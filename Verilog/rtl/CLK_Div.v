==> flow/design.v <==
module CLK_DIV (
    input   				CLK_SYS,		
	input					CLK_RST,
    input   				_1PPS_GPS,
	input	signed [24:0] 	compensate,		
    output  reg				_1PPS_Local
);
parameter	period 	= 10_000_000;
parameter	pulse	= 1_000_000;
reg signed	[24:0]	cnt_period;		    
reg         		flag_start;         
always @(posedge CLK_SYS or negedge CLK_RST) begin
    if (!CLK_RST) begin
        flag_start <= 1'b0;
    end
    else if (_1PPS_GPS==1'b1) begin
		flag_start <= 1'b1;
	end
	else begin
		flag_start <= flag_start;
	end
end
always @(posedge CLK_SYS or negedge CLK_RST) begin
	if (!CLK_RST) begin
		cnt_period <= 25'd0;		
	end
	else if (flag_start == 1'b1) begin
      	if (cnt_period == period + compensate - 1'b1) begin
			cnt_period <= 25'd0;
		end
		else begin
			cnt_period <= cnt_period + 1'b1;
		end
   end
   else begin
		cnt_period <= 25'd0;
   end
end
always @(posedge CLK_SYS or negedge CLK_RST) begin
	if (!CLK_RST) begin
		_1PPS_Local <= 1'b0;		
	end
	else if (cnt_period == pulse - 1'b1) begin
		_1PPS_Local <= 1'b0;
	end
	else if (cnt_period == period + compensate - 1'b1) begin
		_1PPS_Local <= 1'b1;
	end
	else begin
		_1PPS_Local <= _1PPS_Local;
	end
end
endmodule
---- Tool chain data of CLK_DIV ----
What the tools print for CLK_DIV, step after step.
Lines are those of the file above, counted from 1.
Cell names lack the library's common part.
A cell with - has no value.
set-up
  design top .............................. CLK_DIV
  clock ................................... CLK_SYS
  standard-cell library ................... sky130hd
  corner .................................. tt_025C_1v80

---- Word level ----
Source: Yosys, flattened and elaborated, memories not mapped. Widths are those after wreduce. Registers that Yosys merges into a memory's read port (data or address) are not register bits. Print and check cells do not count. Equal cells are merged and count once.
bit counts
  output and inout bits ................... 1
  bits of input ports ..................... 28
  elaborated cells ........................ 13
  register bits after elaboration ......... 27
operators by class
  eq/ne operators ......................... 2
  multiplexer cells ....................... 4
  reduce/logical cells .................... 1
  add/sub/neg operators ................... 3
operators with widths
  operator                                             count
  2-to-1 mux 25 bit                                    2
  == test 25 x 32 -> 1 bit                             1
  subtractor 26 x 1 -> 27 bit (second input constant)  1
  adder 24 x 25 -> 26 bit (first input constant)       1
  adder 25 x 1 -> 25 bit (second input constant)       1
  == test 25 x 20 -> 1 bit (second input constant)     1
  nonzero test 2 bit                                   1
  2-to-1 mux 1 bit                                     2

---- Longest topological paths ----
Longest topological path by Yosys (ltp), each cell counted once; first at word level (registers and memories cut), then after technology mapping (sequential cells cut; the memories' decode and read muxes count).
depth
  depth after elaboration ................. 5
  ABC_AREA ................................ 0
  depth in mapped cells ................... 10
  mapped depth without buffers ............ 9

---- Synthesis result ----
The flow's flattened synthesis, as Yosys stat reports it; memories are mapped. The netlist is that of the ABC_AREA named above (0 if unset); the other value can give another one.
cell types
  type      count  total area (um2)
  dfrtp_1   27     675.648
  a211oi_2  21     262.752
  xor2_1    26     227.718
  xnor2_1   24     210.202
  a211oi_1  13     97.594
  nand2_1   25     93.84
  nand3_1   17     85.082
  nor2_1    20     75.072
  a21oi_1   14     70.067
  nand4_1   10     62.56
  nor3_1    11     55.053
  clkbuf_1  14     52.55
  and3_1    8      50.048
  inv_1     12     45.043
  nor4_1    7      43.792
  a21o_1    5      37.536
  o21ai_0   7      35.034
  o211a_1   3      30.029
Other cell types: 47; their cells: 84.
mapped netlist
  buffers ................................. 22
  cell area after synthesis ............... 2912.8 um2
  flip-flop cells ......................... 27
  sequential part of the area ............. 675.6 um2
  mapped cells ............................ 348

---- Timing after synthesis ----
Source: OpenSTA report_checks on the synthesized netlist (no wires, ideal clock, input and output delay 20% of the period each), path of least setup slack; recovery checks are left aside. Register names are those of the netlist, which keeps one name where synthesis merged equal registers.
timing post-synthesis
  path kind ............................... input -> register
  start ................................... input compensate[0]
  end ..................................... register cnt_period[10]
  setup slack ............................. 0.888 ns
  data required time ...................... 3.819 ns
  path delay .............................. 2.289 ns
  external input delay .................... 0.794 ns
  period .................................. 3.97 ns
  buffers on the path ..................... 1
  setup time .............................. 0.151 ns
  launch time at the first pin ............ 0.794 ns
  stages on the path ...................... 10
  arrival time ............................ 2.932 ns
  period reached after synthesis .......... 3.082 ns
"path delay" is the arrival time less input delay plus setup time.
"stages on the path" counts driving pins, that of a launching flip-flop among them; a cell with two outputs on the path counts twice.
"period reached after synthesis" is the clock period less the worst setup slack; recovery checks do not enter. This is arithmetic on one report: input and output delays are still those of the set period (20% each).
Between the ends stands the longest chain of elaborated cells between them, by number of cells; it is not shown to be the way that was timed. Of several equally long chains one is given.
Each line given opens the expression or statement behind the cell; cells for indexed reads and writes are added by Yosys, which also makes memories of some case tables.
At most two assigning lines are given for a register; there are more.
on the way, post-synthesis
  cell sequence ........................... inv_1 > ha_1 > nor4b_2 > a211o_2 > and2_1 > nor2_1 > or4_1 > nor4_4 > buf_6 > a211oi_2
  cells in the longest elaborated chain ... 5
  elaborated cells between the ends (all ways) .. 5
  those cells by class .................... add/sub (2); eq/ne (1); mux (2)
ends and longest elaborated chain, post-synthesis
  element                      RTL line  text
  from (decl)                  5         input signed [24:0] compensate,
  adder 24 x 25 -> 26 bit      28        if (cnt_period == period + compensate - 1'b1) begin
  subtractor 26 x 1 -> 27 bit  28
  == test 25 x 32 -> 1 bit     28
  2-to-1 mux 25 bit            28
  2-to-1 mux 25 bit            27        else if (flag_start == 1'b1) begin
  to (assign)                  25        cnt_period <= 25'd0;
  to (assign)                  32        cnt_period <= cnt_period + 1'b1;
  to (decl)                    10        reg signed [24:0] cnt_period;

---- Worst path after layout ----
From the final timing report of job 1: the path of least setup slack in the routed layout; clock arrival at registers is part of the times.
timing after layout
  path kind ............................... input -> register
  start ................................... input compensate[1]
  end ..................................... register cnt_period[3]
  buffers on the path ..................... 2
  period .................................. 4.05 ns
  launch time at the first pin ............ 0.81 ns
  setup slack ............................. 0.27 ns
  external input delay .................... 0.81 ns
  data required time ...................... 4.20 ns
  setup time .............................. 0.12 ns
  arrival time ............................ 3.93 ns
  stages on the path ...................... 11
Between the ends stands the longest chain of elaborated cells between them, by number of cells; it is not shown to be the way that was timed. Of several equally long chains one is given.
At most two assigning lines are given for a register; there are more.
on the way, after layout
  cell sequence ........................... clkdlybuf4s50_1 > inv_1 > ha_1 > nor4b_2 > a221oi_1 > mux2_2 > nor3_1 > nand4b_1 > nor4_4 > buf_12 > a211oi_1
  cells in the longest elaborated chain ... 5
  elaborated cells between the ends (all ways) .. 5
  those cells by class .................... add/sub (2); eq/ne (1); mux (2)
ends and longest elaborated chain, after layout
  element                      RTL line  text
  from (decl)                  5         input signed [24:0] compensate,
  adder 24 x 25 -> 26 bit      28        if (cnt_period == period + compensate - 1'b1) begin
  subtractor 26 x 1 -> 27 bit  28
  == test 25 x 32 -> 1 bit     28
  2-to-1 mux 25 bit            28
  2-to-1 mux 25 bit            27        else if (flag_start == 1'b1) begin
  to (assign)                  25        cnt_period <= 25'd0;
  to (assign)                  32        cnt_period <= cnt_period + 1'b1;
  to (decl)                    10        reg signed [24:0] cnt_period;

## Implementation results

Design CLK_DIV on sky130hd. What follows are 2 stored runs of the flow, each under its own settings; their order means nothing. The constraints put input and output delay at 20% of the set period each and load the outputs with 0.01 pF.
By "achieved clock period (ns)" is meant the clock period of the run minus its worst setup slack. This is arithmetic on one report: input and output delays are still those of the set period (20% each).
"worst setup path time (ns)" is the time allowed to the run's worst setup path (the clock period less input and output delay, where it has them) less its slack. Clock arrival times count: a late capture clock shortens it, a late launch clock lengthens it.
By "finish__power__total" is meant OpenSTA's value without simulated activity: inputs other than the clock are taken to toggle once in ten clock periods, and the tool carries that through the logic.

Flow files of job 1
==> flow/run.sh <==
#!/bin/bash
# the make line also repeats the synthesis and layout settings of config.mk as NAME=value (left out here)
make -C /OpenROAD-flow-scripts/flow DESIGN_CONFIG=/design/flow/config.mk WORK_HOME=/design/flow/orfs CLKGATE_MAP_FILE= finish
==> flow/config.mk <==
export PLATFORM = sky130hd
export DESIGN_NAME = CLK_DIV
export DESIGN_NICKNAME = CLK_DIV
export VERILOG_FILES = /design/flow/design.v
export SDC_FILE = /design/flow/constraint.sdc
export NUM_CORES = 4
export LEC_CHECK = 0
export CAP_MARGIN = 20
export CORE_MARGIN = 2
export CORE_UTILIZATION = 31
export CTS_CLUSTER_DIAMETER = 218
export CTS_CLUSTER_SIZE = 99
export GPL_ROUTABILITY_DRIVEN = 0
export HOLD_SLACK_MARGIN = 0.16
export MAX_ROUTING_LAYER = met4
export PLACE_DENSITY_LB_ADDON = 0.03
export SLEW_MARGIN = 20
==> flow/constraint.sdc <==
create_clock -name core_clock -period 4.05 [get_ports {CLK_SYS}]
set_input_delay 0.8100 -clock core_clock [delete_from_list [all_inputs] [get_ports {CLK_SYS}]]
set_output_delay 0.8100 -clock core_clock [all_outputs]
set_load 0.01 [all_outputs]

report of job 1
yosys chip area after synthesis (um^2): 2912.8
finish__design__die__area: 10187.9
finish__design__instance__utilization: 0.3714
finish__timing__setup__ws: 0.269
finish__timing__setup__tns: 0.000
finish__power__total: 8.735e-04
achieved clock period (ns): 3.781
worst setup path time (ns): 2.97
worst setup path kind: input -> register

Flow files of job 2
==> flow/run.sh <==
#!/bin/bash
# the make line also repeats the synthesis and layout settings of config.mk as NAME=value (left out here)
make -C /OpenROAD-flow-scripts/flow DESIGN_CONFIG=/design/flow/config.mk WORK_HOME=/design/flow/orfs CLKGATE_MAP_FILE= finish
==> flow/config.mk <==
export PLATFORM = sky130hd
export DESIGN_NAME = CLK_DIV
export DESIGN_NICKNAME = CLK_DIV
export VERILOG_FILES = /design/flow/design.v
export SDC_FILE = /design/flow/constraint.sdc
export NUM_CORES = 4
export LEC_CHECK = 0
export CAP_MARGIN = 20
export CORE_MARGIN = 2
export CORE_UTILIZATION = 40
export SLEW_MARGIN = 20
==> flow/constraint.sdc <==
create_clock -name core_clock -period 2.08 [get_ports {CLK_SYS}]
set_input_delay 0.4160 -clock core_clock [delete_from_list [all_inputs] [get_ports {CLK_SYS}]]
set_output_delay 0.4160 -clock core_clock [all_outputs]
set_load 0.01 [all_outputs]

report of job 2
yosys chip area after synthesis (um^2): 2912.8
finish__design__die__area: 7980.7
finish__design__instance__utilization: 0.6560
finish__timing__setup__ws: -0.555
finish__timing__setup__tns: -12.503
finish__power__total: 2.085e-03
achieved clock period (ns): 2.635
worst setup path time (ns): 2.22
worst setup path kind: input -> register
