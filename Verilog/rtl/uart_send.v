==> flow/design.v <==
module UART_SEND(
    input	           CLK_SYS			,      
    input              CLK_RST			,		 
    input              Uart_TX_EN		,      
    input       [ 7:0] Uart_din			,      
    output             Uart_TX_busy		,      
    output  reg        Uart_TXD             	 
);
parameter  	CLK_FREQ = 10000000;              
parameter  	UART_BPS = 9600;                  
localparam  BPS_CNT  = 1042;   
reg        		uart_en_d0	; 
reg        		uart_en_d1	;  
reg 	[15:0] 	cnt_sys		;                  
reg 	[ 3:0] 	cnt_tx		;    					 
reg        		flag_tx		;    					 
reg 	[ 7:0] 	data_tx		;   					 
wire      	  	flag_en		;
assign Uart_TX_busy = flag_tx;
assign flag_en = (~uart_en_d1) & (uart_en_d0);
always @(posedge CLK_SYS) begin                                                 
	uart_en_d0 <= Uart_TX_EN;                               
	uart_en_d1 <= uart_en_d0;                            
end
always @(posedge CLK_SYS) begin         
	if (flag_en) begin                  
		flag_tx <= 1'b1;                 
		data_tx <= Uart_din;             
    end                                 
    else if ((cnt_tx == 4'd9) && (cnt_sys == 1040)) begin        
		flag_tx <= 1'b0;                 
		data_tx <= 8'd0;
    end
    else begin
		flag_tx <= flag_tx;
		data_tx <= data_tx;
    end 
end
always @(posedge CLK_SYS) begin         
	if (flag_tx) begin                  
        if (cnt_sys < 1042)
            cnt_sys <= cnt_sys + 1'b1;
        else
            cnt_sys <= 16'd0;                
    end
    else                             
        cnt_sys <= 16'd0; 				         
end
always @(posedge CLK_SYS) begin         
	if (flag_tx) begin                
        if (cnt_sys == 1040)	begin		 
            cnt_tx <= cnt_tx + 1'b1;		 
			end
        else begin
            cnt_tx <= cnt_tx;
			end
    end
    else                              
        cnt_tx  <= 4'd0;				     
end
always @(posedge CLK_SYS ) begin        
	if (flag_tx) begin
        case(cnt_tx)
            4'd0: Uart_TXD <= 1'b0;          
            4'd1: Uart_TXD <= data_tx[0];    
            4'd2: Uart_TXD <= data_tx[1];
            4'd3: Uart_TXD <= data_tx[2];
            4'd4: Uart_TXD <= data_tx[3];
            4'd5: Uart_TXD <= data_tx[4];
            4'd6: Uart_TXD <= data_tx[5];
            4'd7: Uart_TXD <= data_tx[6];
            4'd8: Uart_TXD <= data_tx[7];    
            4'd9: Uart_TXD <= 1'b1;          
            default: ;
        endcase
	 end
    else begin
        Uart_TXD <= 1'b1;                    
		end
end
endmodule	          
# Reports on UART_SEND
# What the tools print for UART_SEND, step after step.
# Line numbers count from 1 in the design file above.
# Library cell names are shortened.
# A cell with - has no value.
# setup
top	UART_SEND
clk_port	CLK_SYS
library	sky130hd
pvt_corner	tt_025C_1v80

# After elaboration
# Counts by Yosys on the flattened word-level netlist (proc, flatten, opt, wreduce; memories kept). Register bits leave out memories and registers merged into their read ports (data or address). Print and check cells are left out. Cells with the same type and inputs are merged into one.
# word_totals
inputBits	11
out_inout_bits	2
ff_bits	32
# op_classes
logic	2
muxes	3
reduce_logical	5
n_eq	10
add_sub_neg	2
compare	1
# op_table
op	count
adder 16 x 1 -> 16 bit with constant B	1
less-than comparator 16 x 11 -> 1 bit with constant B	1
== test 16 x 11 -> 1 bit with constant B	1
== test 4 x 3 -> 1 bit with constant B	4
2-to-1 mux 8 bit	2
nonzero test 10 bit	1
parallel mux 1 bit (select 10 bit)	1
== test 4 x 2 -> 1 bit with constant B	2
== test 4 bit with constant B	2
adder 4 x 1 -> 4 bit with constant B	1
== test 4 x 1 -> 1 bit with constant B	1
logical NOT 4 bit	1
AND reduction 2 bit	1
nonzero test 2 bit	1
AND 1 bit	1
logical AND 1 bit	1
inverter 1 bit	1

# Logic depth
# Longest topological path by Yosys (ltp), each cell counted once; first at word level (registers and memories cut), then after technology mapping (sequential cells cut; the memories' decode and read muxes count).
# logic_depth
ltp_word	4
ABC_AREA	0
depth_mapped	7
ltp_nobuf	6

# Synthesis result
# Source: synth_stat.txt of the flow (Yosys; design flattened, memories mapped). It holds for the ABC_AREA given above (unset counts as 0); a run with the other value may have another netlist.
# types
cell	count	type_area_um2
dfxtp_1	24	480.461
edfxtp_1	8	240.23
ha_1	6	75.072
nor2_1	17	63.811
xnor2_1	7	61.309
and2_1	8	50.048
inv_1	11	41.29
a21oi_1	6	30.029
nand3_1	6	30.029
or4_1	4	30.029
nand2_1	7	26.275
o21ai_0	5	25.024
a22oi_1	3	22.522
o31ai_1	3	22.522
nor3_1	4	20.019
nor2b_1	3	18.768
xor2_1	2	17.517
a31oi_1	2	12.512
# Other cell types: 13; their cells: 15.
# mapped
ffs	32
stdcells	141
mapped_area_um2	1366.3

# Timing after synthesis
# Source: OpenSTA report_checks on the synthesized netlist (no wires, ideal clock, input and output delay 20% of the period each), path of least setup slack; recovery checks are left aside. Register names are those of the netlist, which keeps one name where synthesis merged equal registers.
# synth_path
kind	reg-to-reg
from	register cnt_sys[8]
to	register data_tx[0]
launch_ns	0.000
t_required_ns	1.888
driving_pins	6
clock_period_ns	2.2
n_path_buf	1
setup_ns	0.312
path_slack_ns	0.079
arrival_time_ns	1.809
delay_ns	2.121
period_less_setup_slack_ns	2.121
# "delay_ns" is the arrival time less input delay plus setup time.
# "driving_pins": output pins that drive a net of the path, with the launching flip-flop's if there is one; two outputs of one cell count as two.
# "period_less_setup_slack_ns" = period - worst setup slack (recovery checks aside). The figure is calculated, with input and output delays left at 20% of the set period.
# The rows between start and end are the longest chain of elaborated cells between them; the timing report does not say that the signal goes this way. Where chains are equally long, one stands for them.
# Each line given opens the expression or statement behind the cell; cells for indexed reads and writes are added by Yosys, which also makes memories of some case tables.
# At most two assigning lines are given for a register; there are more.
# Only ways into the end's enable, where the timed path ends, are counted here.
# synth_via
path_cell_list	dfxtp_1 or4_1 or4_1 buf_2 nor2_1 a31o_2
elab_chain_cells	3
# synth_lines
element	line	rtl
start, declared	14	reg [15:0] cnt_sys ;
start, assigned	42	cnt_sys <= cnt_sys + 1'b1;
start, assigned	44	cnt_sys <= 16'd0;
== test 16 x 11 -> 1 bit	30	else if ((cnt_tx == 4'd9) && (cnt_sys == 1040)) begin
logical AND 1 bit	30
nonzero test 2 bit	-
end, assigned	28	data_tx <= Uart_din;
end, assigned	36	data_tx <= data_tx;
end, declared	17	reg [ 7:0] data_tx ;

# Path in the finished layout
# Path of least setup slack in the final report of flow run 1 (OpenROAD, finished layout, wires in). Where an end is a register, its clock arrival counts in the times.
# layout_path
kind	reg-to-reg
from	register cnt_sys[8]
to	register data_tx[3]
clock_period_ns	3.84
launch_ns	0.32
setup_ns	0.30
t_required_ns	3.86
arrival_time_ns	2.34
path_slack_ns	1.53
n_path_buf	0
driving_pins	5
# The rows between start and end are the longest chain of elaborated cells between them; the timing report does not say that the signal goes this way. Where chains are equally long, one stands for them.
# At most two assigning lines are given for a register; there are more.
# Only ways into the end's enable, where the timed path ends, are counted here.
# layout_via
path_cell_list	dfxtp_1 or4_1 or4_1 nor2_1 a31o_2
elab_chain_cells	3
# layout_lines
element	line	rtl
start, declared	14	reg [15:0] cnt_sys ;
start, assigned	42	cnt_sys <= cnt_sys + 1'b1;
start, assigned	44	cnt_sys <= 16'd0;
== test 16 x 11 -> 1 bit	30	else if ((cnt_tx == 4'd9) && (cnt_sys == 1040)) begin
logical AND 1 bit	30
nonzero test 2 bit	-
end, assigned	28	data_tx <= Uart_din;
end, assigned	36	data_tx <= data_tx;
end, declared	17	reg [ 7:0] data_tx ;

# Design UART_SEND on sky130hd. What follows are 2 stored runs of the flow, each under its own settings; their order means nothing. The constraints put input and output delay at 20% of the set period each and load the outputs with 0.01 pF.
# "period_less_ws_ns" is the run's clock period less its worst setup slack. It is reckoned from that one timing run; input and output delays stay at 20% of the period that was set.
# "timing.worst_path_ns" is the time allowed to the run's worst setup path (the clock period less input and output delay, where it has them) less its slack. Clock arrival times count: a late capture clock shortens it, a late launch clock lengthens it.
# "fin_power_w" rests on the timing tool's default activity at the inputs, not on a simulated workload.
# Settings: - = not set for that run.
run name	period_ns	CAP_MARGIN	CORE_MARGIN	CORE_UTILIZATION	SLEW_MARGIN	SETUP_SLACK_MARGIN	TNS_END_PERCENT	ABC_AREA	GPL_ROUTABILITY_DRIVEN	MIN_ROUTING_LAYER	ws_setup_ns	fin_power_w	hold_ws_ns	period_less_ws_ns	finish.stdcell_area_um2	timing.worst_path_ns	worst_setup_path_type	yosys_chip_area_um2	die_footprint_um2	final_util_pct	total_negative_slack_ns
flow run 1	3.84	20	2	40	20	-	-	-	-	-	1.526	0.0005533	0.336	2.314	1572.8	2.31	reg-to-reg	1366.3	3899.4	47.5	0.000
flow run 2	2.39	20	8	39	20	0.23	85	0	0	met2	0.299	0.000973	0.352	2.091	1630.3	2.09	reg-to-reg	1366.3	5653.5	48.5	0.000
