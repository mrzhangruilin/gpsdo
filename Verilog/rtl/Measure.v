==> flow/design.v <==
module Measure(
	input   				CLK_SYS,		
	input					CLK_RST,
    input   				_1PPS_GPS,
	input					_1PPS_Local,
	output	reg	[23:0]		Measure_Phase,	 
	output					Measure_Done,	 
	output					flag_GPS_posedge,
	output					flag_Local_posedge
);
reg _1PPS_GPS_e0;
reg _1PPS_GPS_e1;
reg _1PPS_Local_e0;
reg _1PPS_Local_e1;
reg	flag_cnt_phase_start;	 
assign flag_GPS_posedge = (~_1PPS_GPS_e1)&(_1PPS_GPS_e0);
assign flag_Local_posedge = (~_1PPS_Local_e1)&(_1PPS_Local_e0);
assign Measure_Done = (~_1PPS_Local_e1)&(_1PPS_Local_e0);
always @(posedge CLK_SYS) begin                                                 
	_1PPS_GPS_e0 <= _1PPS_GPS;                               
	_1PPS_GPS_e1 <= _1PPS_GPS_e0;                            
end
always @(posedge CLK_SYS) begin                                                 
	_1PPS_Local_e0 <= _1PPS_Local;                               
	_1PPS_Local_e1 <= _1PPS_Local_e0;                            
end
always @(posedge CLK_SYS or negedge CLK_RST) begin
	if (!CLK_RST) begin
		flag_cnt_phase_start <= 1'b0;
	end
	else if (flag_Local_posedge) begin
		flag_cnt_phase_start <= 1'b0;
	end
	else if (flag_GPS_posedge) begin
		flag_cnt_phase_start <= 1'b1;
	end
	else begin
		flag_cnt_phase_start <= flag_cnt_phase_start;
	end
end
always @(posedge CLK_SYS or negedge CLK_RST) begin
	if (!CLK_RST) begin
		Measure_Phase <= 24'd0;
	end
	else if (flag_cnt_phase_start) begin
		Measure_Phase <= Measure_Phase + 1'b1;
	end
	else begin
		Measure_Phase <= 24'd0;
	end
end
endmodule
* Reports on Measure
What the tools print for Measure, step after step.
Line numbers count from 1 in the design file above.
Cell names lack the library's common part.
A cell with -- has no value.
- Design top :: Measure
- Clock input :: CLK_SYS
- Library :: sky130hd
- Corner :: tt_025C_1v80

* Word level
Source: Yosys, flattened and elaborated, memories not mapped. Widths are those after wreduce. Registers that Yosys merges into a memory's read port (data or address) are not register bits. Print and check cells do not count. Equal cells are merged and count once.
- Register bits :: 29
- Bits of input ports :: 4
- Output and inout port bits :: 27
- Word-level cells :: 15
- $add $sub $neg :: 1
- Mux-type cells :: 3
- Bitwise logic cells :: 4
- Reductions and logical operators :: 1
** Operators by type and width (count)
- adder 24 x 1 -> 24 bit with constant B :: 1
- two-way mux 24 bit :: 1
- AND 1 bit :: 2
- inverter 1 bit :: 2
- nonzero test 2 bit :: 1
- two-way mux 1 bit :: 2

* Depth
Depth = most cells in a row (Yosys ltp): at word level without a register or memory, in the mapped netlist without a sequential cell, where the memories' decode and read muxes count.
- Word-level depth :: 4
- ABC_AREA :: 0
- Mapped depth :: 5
- Gate-level depth less buffers :: 5

* Netlist
The flow's flattened synthesis, as Yosys stat reports it; memories are mapped. The netlist is that of the ABC_AREA named above (0 if unset); the other value can give another one.
The area totals of this step are shown rounded.
** Cell types
- dfrtp_1 :: count 25, total area 625.6 µm²
- xnor2_1 :: count 10, total area 87.584 µm²
- dfxtp_1 :: count 4, total area 80.077 µm²
- nor2_1 :: count 19, total area 71.318 µm²
- or3_1 :: count 7, total area 43.792 µm²
- a21oi_1 :: count 8, total area 40.038 µm²
- o21ai_0 :: count 7, total area 35.034 µm²
- nand4_1 :: count 5, total area 31.28 µm²
- nand2_1 :: count 8, total area 30.029 µm²
- nand3_1 :: count 6, total area 30.029 µm²
- xor2_1 :: count 3, total area 26.275 µm²
- nand4_4 :: count 1, total area 21.27 µm²
- nor3_1 :: count 4, total area 20.019 µm²
- inv_1 :: count 5, total area 18.768 µm²
- nor4_1 :: count 3, total area 18.768 µm²
- or4_1 :: count 2, total area 15.014 µm²
- and2_1 :: count 2, total area 12.512 µm²
- ha_1 :: count 1, total area 12.512 µm²
Not listed: further types 9, cells in them 11.
- Standard cells after synthesis :: 131
- Synthesis area :: 1300 µm²
- Sequential part of the area :: 706 µm²
- Flip-flop cells :: 29
- Buffers :: 4

* Timing after synthesis
Path of least setup slack by OpenSTA after synthesis, without wires, with an ideal clock, recovery checks aside; 20% of the period is set as input and as output delay. Where synthesis merged equal registers, the netlist keeps one of their names.
- Path kind :: flip-flop to flip-flop
- From :: register Measure_Phase[3]
- To :: register Measure_Phase[17]
- Period :: 3480 ps
- Library setup time :: 78 ps
- Time at the first pin :: 0 ps
- Arrival time :: 1754 ps
- Required time :: 3402 ps
- Slack :: 1648 ps
- Delay of the path :: 1832 ps
- Driving pins on the path :: 6
- Buffers on the path :: 1
- Period reached after synthesis :: 1832 ps
"delay of the path" = arrival - input delay + setup time.
"driving pins on the path": output pins that drive a net of the path, with the launching flip-flop's if there is one; two outputs of one cell count as two.
"period reached after synthesis" is the clock period less the worst setup slack; recovery checks do not enter. This is arithmetic on one report: input and output delays are still those of the set period (20% each).
Between the ends stands the longest chain of elaborated cells between them, by number of cells; it is not shown to be the way that was timed. Of several equally long chains one is given.
A line is the first line of the expression or statement that the cell stems from. Yosys adds cells for indexed reads and writes and turns some case tables into memories.
A register here has more assigning lines than the two given.
- Cells stage by stage :: dfrtp_1 > nand4_4 > or4_1 > buf_2 > or3_1 > a21oi_1
- Length of the longest elaborated chain :: 2
- Elaborated cells on any way between the ends :: 2
- RTL lines with such cells :: 2
- Classes of those cells :: add/sub (1); mux (1)
** Ends and longest elaborated chain, post-synthesis
- from (decl) :: RTL line 6 : output reg [23:0] Measure_Phase,
- from (assign) :: RTL line 43 : Measure_Phase <= 24'd0;
- from (assign) :: RTL line 46 : Measure_Phase <= Measure_Phase + 1'b1;
- adder 24 x 1 -> 24 bit :: RTL line 46
- two-way mux 24 bit :: RTL line 45 : else if (flag_cnt_phase_start) begin
- to (assign) :: RTL line 43
- to (assign) :: RTL line 46
- to (decl) :: RTL line 6

* Path in the finished layout
From the final timing report of record 2: the path of least setup slack in the routed layout; clock arrival at registers is part of the times.
The path's times are printed in steps of 10 ps; the period is the one set.
- Path kind :: flip-flop to flip-flop
- From :: register Measure_Phase[1]
- To :: register Measure_Phase[18]
- Period :: 1770 ps
- Library setup time :: 70 ps
- Time at the first pin :: 280 ps
- Arrival time :: 1870 ps
- Required time :: 1980 ps
- Slack :: 120 ps
- Driving pins on the path :: 6
- Buffers on the path :: 0
Between the ends stands the longest chain of elaborated cells between them, by number of cells; it is not shown to be the way that was timed. Of several equally long chains one is given.
A register here has more assigning lines than the two given.
- Cells stage by stage :: dfrtp_1 > ha_4 > nand2_4 > or4_4 > or3_4 > a21oi_2
- Length of the longest elaborated chain :: 2
- Elaborated cells on any way between the ends :: 2
- RTL lines with such cells :: 2
- Classes of those cells :: add/sub (1); mux (1)
** Ends and longest elaborated chain, post-layout
- from (decl) :: RTL line 6 : output reg [23:0] Measure_Phase,
- from (assign) :: RTL line 43 : Measure_Phase <= 24'd0;
- from (assign) :: RTL line 46 : Measure_Phase <= Measure_Phase + 1'b1;
- adder 24 x 1 -> 24 bit :: RTL line 46
- two-way mux 24 bit :: RTL line 45 : else if (flag_cnt_phase_start) begin
- to (assign) :: RTL line 43
- to (assign) :: RTL line 46
- to (decl) :: RTL line 6

--- measured runs ---
Module Measure, platform sky130hd: 2 stored runs of the flow (Yosys, OpenROAD) with differing settings, in no particular order. Input and output delays are each 20% of the period that was set; the output load is 0.01 pF.
"period achieved" is the run's clock period less its worst setup slack. It is reckoned from that one timing run; input and output delays stay at 20% of the period that was set.
By "time of the worst setup path" is meant the share of the clock period that the worst setup path is allowed (20% is reserved at inputs, 20% at outputs), minus its slack. Clock arrival times at its registers enter into it.
"power consumption": no workload was simulated; the value follows from the tool's default switching activity.
"time of the worst setup path" is known to 10 ps.
Measured values are rounded.

* Record 1
** Files
==> flow/run.sh <==
#!/bin/bash
# the make line also repeats the synthesis and layout settings of config.mk as NAME=value (left out here)
make -C /OpenROAD-flow-scripts/flow DESIGN_CONFIG=/design/flow/config.mk WORK_HOME=/design/flow/orfs CLKGATE_MAP_FILE= finish
==> flow/config.mk <==
export PLATFORM = sky130hd
export DESIGN_NAME = Measure
export DESIGN_NICKNAME = Measure
export VERILOG_FILES = /design/flow/design.v
export SDC_FILE = /design/flow/constraint.sdc
export NUM_CORES = 4
export LEC_CHECK = 0
export CAP_MARGIN = 20
export CELL_PAD_IN_SITES_GLOBAL_PLACEMENT = 3
export CORE_MARGIN = 7
export CORE_UTILIZATION = 44
export GPL_TIMING_DRIVEN = 1
export MAX_ROUTING_LAYER = met5
export MIN_ROUTING_LAYER = met1
export PLACE_DENSITY_LB_ADDON = 0.02
export SLEW_MARGIN = 25
==> flow/constraint.sdc <==
create_clock -name core_clock -period 3.65 [get_ports {CLK_SYS}]
set_input_delay 0.7300 -clock core_clock [delete_from_list [all_inputs] [get_ports {CLK_SYS}]]
set_output_delay 0.7300 -clock core_clock [all_outputs]
set_load 0.01 [all_outputs]
** Results
Unfinished; error FLW-0024 in placement.

* Record 2
** Files
==> flow/run.sh <==
#!/bin/bash
# the make line also repeats the synthesis and layout settings of config.mk as NAME=value (left out here)
make -C /OpenROAD-flow-scripts/flow DESIGN_CONFIG=/design/flow/config.mk WORK_HOME=/design/flow/orfs CLKGATE_MAP_FILE= finish
==> flow/config.mk <==
export PLATFORM = sky130hd
export DESIGN_NAME = Measure
export DESIGN_NICKNAME = Measure
export VERILOG_FILES = /design/flow/design.v
export SDC_FILE = /design/flow/constraint.sdc
export NUM_CORES = 4
export LEC_CHECK = 0
export CAP_MARGIN = 20
export CELL_PAD_IN_SITES_DETAIL_PLACEMENT = 0
export CELL_PAD_IN_SITES_GLOBAL_PLACEMENT = 2
export CORE_ASPECT_RATIO = 0.63
export CORE_MARGIN = 2
export CORE_UTILIZATION = 24
export CTS_CLUSTER_SIZE = 91
export GPL_ROUTABILITY_DRIVEN = 0
export GPL_TIMING_DRIVEN = 1
export MAX_ROUTING_LAYER = met5
export PLACE_DENSITY = 0.46
export SETUP_SLACK_MARGIN = 0.13
export SLEW_MARGIN = 35
==> flow/constraint.sdc <==
create_clock -name core_clock -period 1.77 [get_ports {CLK_SYS}]
set_input_delay 0.3540 -clock core_clock [delete_from_list [all_inputs] [get_ports {CLK_SYS}]]
set_output_delay 0.3540 -clock core_clock [all_outputs]
set_load 0.01 [all_outputs]
** Results
- Mapped cell area after synthesis :: 1300 µm²
- Full die area :: 6030 µm²
- Std-cell area (final layout) :: 2010 µm²
- Post-route utilization :: 0.383
- Lowest setup slack :: 115 ps
- Sum of negative setup slack :: 0 ps
- Worst-case hold slack :: 344 ps
- Power consumption :: 1.35 mW
- Period achieved :: 1655 ps
- Time of the worst setup path :: 1650 ps
- Worst setup path type :: flip-flop to flip-flop
--- end ---
